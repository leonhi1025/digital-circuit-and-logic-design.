==> flow/design.v <==
module ALU (clk, a, b, c, sel, result);
  output reg[4:0] result;
  input  clk;
  input  [3:0] a, b, c;
  input  [2:0] sel;
  function [4:0] Max;
    input [3:0] x1, x2, x3;
    begin
      if (x1 > x2 && x1 > x3) Max = x1;
      else if (x2 > x3)        Max = x2;
      else                      Max = x3;
    end
  endfunction
  always @(posedge clk) begin
    case(sel)
      3'b000: result = Max(a, b, c);
      3'b001: result = a + b;
      3'b010: result = a - b;
      3'b011: result = a / b;
      3'b100: result = a % b;
      3'b101: result = a << 1;
      3'b110: result = a >> 1;
      3'b111: result = a > b;
    endcase
  end
endmodule
---- Reports on ALU ----
Tool output for the design above, in the order of the flow.
Lines are those of the file above, counted from 1.
Operators carry their Yosys type and port widths (W data, S select, Z words).
Library cell names are shortened.
Not given: -
set-up
  top module .............................. ALU
  clock port .............................. clk
  cell library ............................ sky130hd
  corner .................................. tt_025C_1v80

---- Word level ----
Source: Yosys, flattened and elaborated, memories not mapped. Widths are those after wreduce; folded enables and synchronous resets count as part of the registers. Registers that Yosys merges into a memory's read port (data or address) are not register bits. Print and check cells do not count.
bit counts
  output and inout port bits .............. 5
  word-level cells ........................ 21
  input bits .............................. 16
  register bits after elaboration ......... 5
operators by class
  muxes and demuxes ....................... 3
  div/mod/pow operators ................... 2
  order comparisons ....................... 4
  equal/unequal tests ..................... 7
  add/sub/neg operators ................... 2
  reductions and logical operators ........ 2
operators with widths
  cell                  number
  $pmux W5 S8           1
  $div A4 B4 Y5         1
  $mod A4 B4 Y5         1
  $gt A4 B4 Y1          4
  $eq A3 B3 Y1 const B  4
  $mux W4               2
  $eq A3 B2 Y1 const B  2
  $add A4 B4 Y5         1
  $sub A4 B4 Y5         1
  $eq A3 B1 Y1 const B  1
  $logic_not A3 Y1      1
  $logic_and A1 B1 Y1   1

---- Logic depth ----
Depth = most cells in a row (Yosys ltp): at word level without a register or memory, in the mapped netlist without a sequential cell, where the memories' decode and read muxes count.
depth
  word-level depth ........................ 4
  ABC_AREA ................................ 0
  depth in mapped cells ................... 23
  depth with buffers taken out ............ 23

---- After synthesis ----
Source: synth_stat.txt of the flow (Yosys; design flattened, memories mapped). It holds for the ABC_AREA given above (unset counts as 0); a run with the other value may have another netlist.
cells by type
  type      number  area in all (sq um)
  ha_1      29      362.848
  dfxtp_1   5       100.096
  inv_1     19      71.318
  mux2i_1   7       70.067
  fa_1      3       60.058
  a21oi_1   10      50.048
  nand3b_1  6       45.043
  nor3_1    8       40.038
  o21ai_0   8       40.038
  nor2_1    10      37.536
  o21a_1    5       37.536
  a211o_1   4       35.034
  xnor2_1   4       35.034
  a21o_1    4       30.029
  o311ai_0  3       26.275
  xor2_1    3       26.275
  nor2b_1   4       25.024
  a211oi_1  3       22.522
Not listed: further types 40, cells in them 64.
mapped netlist
  mapped area ............................. 1601.5 sq um
  buffer cells ............................ 5
  cells in the netlist .................... 199
  sequential part of the area ............. 100.1 sq um
  flip-flop cells ......................... 5

---- Path before layout ----
OpenSTA on the mapped netlist: ideal clock, no wires. The path of least setup slack (recovery checks aside). Input and output delay are each 20% of the period. Register names are those of the netlist, which keeps one name where synthesis merged equal registers.
path after synthesis
  path type ............................... input-to-reg
  start point ............................. input port b[1]
  end point ............................... register result[0]
  data required time ...................... 8.650 ns
  slack ................................... 2.095 ns
  launch time at the first pin ............ 1.754 ns
  arrival time ............................ 6.555 ns
  period .................................. 8.77 ns
  library setup time ...................... 0.120 ns
  input delay ............................. 1.754 ns
  delay of the path ....................... 4.921 ns
  stages .................................. 20
  buffers on the path ..................... 0
  synthesis period reached ................ 6.675 ns
"delay of the path" is the arrival time less input delay plus setup time.
"stages" counts driving pins, that of a launching flip-flop among them; a cell with two outputs on the path counts twice.
"synthesis period reached" is the clock period less the worst setup slack; recovery checks do not enter. This is arithmetic on one report: input and output delays are still those of the set period (20% each).
A register here has more assigning lines than the two given.
between the ends, after synthesis
  cell sequence ........................... inv_1 -> ha_1 -> a21o_1 -> a21oi_1 -> nor2_1 -> ha_1 -> o21a_1 -> or4_2 -> o31ai_1 -> ha_1 -> and2_1 -> a41o_1 -> nor2_1 -> mux2_2 -> ha_1 -> a41o_1 -> a211o_1 -> o22ai_4 -> mux2i_1 -> a211o_1
  elaborated cells between the ends (all ways) .. 9
  RTL lines with such cells ............... 6
  classes of those cells .................. div: 2; compare: 3; mux: 3; reduce/logical: 1
RTL lines, path after synthesis
  item             line  source
  start, declared  4     input  [3:0] a, b, c;
  end, assigned    16    3'b000: result = Max(a, b, c);
  end, assigned    17    3'b001: result = a + b;
  end, declared    2     output reg[4:0] result;
No chain of elaborated cells between the ends is given.

---- Worst path after layout ----
From the final timing report of run 1: the path of least setup slack in the routed layout; clock arrival at registers is part of the times.
path after layout
  path type ............................... input-to-reg
  start point ............................. input port b[1]
  end point ............................... register result[0]
  launch time at the first pin ............ 2.14 ns
  data required time ...................... 10.80 ns
  library setup time ...................... 0.12 ns
  period .................................. 10.7 ns
  slack ................................... 2.49 ns
  buffers on the path ..................... 1
  arrival time ............................ 8.31 ns
  stages .................................. 22
  input delay ............................. 2.14 ns
A register here has more assigning lines than the two given.
between the ends, after layout
  cell sequence ........................... clkdlybuf4s50_1 -> inv_1 -> ha_1 -> a21o_1 -> a21oi_1 -> nor2_1 -> ha_1 -> o21a_1 -> o311a_2 -> o31ai_1 -> ha_1 -> and2_1 -> a41o_1 -> nor2_1 -> mux2i_1 -> ha_1 -> a21oi_1 -> nand2_1 -> a211o_1 -> o22ai_4 -> mux2i_1 -> a211o_1
  elaborated cells between the ends (all ways) .. 9
  RTL lines with such cells ............... 6
  classes of those cells .................. div: 2; compare: 3; mux: 3; reduce/logical: 1
RTL lines, path after layout
  item             line  source
  start, declared  4     input  [3:0] a, b, c;
  end, assigned    16    3'b000: result = Max(a, b, c);
  end, assigned    17    3'b001: result = a + b;
  end, declared    2     output reg[4:0] result;
No chain of elaborated cells between the ends is given.

Subject: ALU on sky130hd, stored results

Hello all,

Settings and measured results of 2 stored flow runs for module ALU (sky130hd), not sorted in any way. The constraints put input and output delay at 20% of the set period each and load the outputs with 0.01 pF.
"period reached" = clock period - worst setup slack. The figure is calculated, with input and output delays left at 20% of the set period.
"time used up by the worst setup path": the worst setup path's part of the clock period (all of it between registers, 20% less for each end at a port) less its slack. A launch clock that arrives late makes it longer, a capture clock that arrives late makes it shorter.
"power" is the tool's figure for a default switching activity; nothing was simulated.

---- run 1 ----
settings
  period_ns = 10.7
  CORE_UTILIZATION = 23
  HOLD_SLACK_MARGIN = 0.24
  CORE_MARGIN = 10
  CELL_PAD_IN_SITES_DETAIL_PLACEMENT = 1
  TNS_END_PERCENT = 15
  GPL_TIMING_DRIVEN = 1
  CAP_MARGIN = 25
  MIN_ROUTING_LAYER = met1
  SLEW_MARGIN = 20
results
  worst setup slack after layout .......... 2.488 ns
  total negative setup slack .............. 0.000 ns
  standard-cell area of the final layout .. 1948.1 sq um
  power ................................... 0.1821 mW
  area of the synthesized netlist ......... 1601.5 sq um
  final design utilization ................ 28.7 %
  full die area ........................... 10700.9 sq um
  lowest hold slack ....................... 2.823 ns
  period reached .......................... 8.212 ns
  time used up by the worst setup path .... 6.07 ns
  type of the worst setup path ............ input-to-reg

---- run 2 ----
settings
  period_ns = 6.08
  CORE_UTILIZATION = 50
  PLACE_DENSITY_LB_ADDON = 0.19
  CORE_ASPECT_RATIO = 1.87
  TNS_END_PERCENT = 45
  CTS_CLUSTER_DIAMETER = 347
  SLEW_MARGIN = 10
  MIN_ROUTING_LAYER = met1
  MAX_ROUTING_LAYER = met5
  CAP_MARGIN = 20
  CORE_MARGIN = 2
results
  worst setup slack after layout .......... 0.198 ns
  total negative setup slack .............. 0.000 ns
  standard-cell area of the final layout .. 2294.7 sq um
  power ................................... 0.3894 mW
  area of the synthesized netlist ......... 1601.5 sq um
  final design utilization ................ 73.6 %
  full die area ........................... 3693.9 sq um
  lowest hold slack ....................... 1.873 ns
  period reached .......................... 5.882 ns
  time used up by the worst setup path .... 4.67 ns
  type of the worst setup path ............ input-to-reg

Thanks
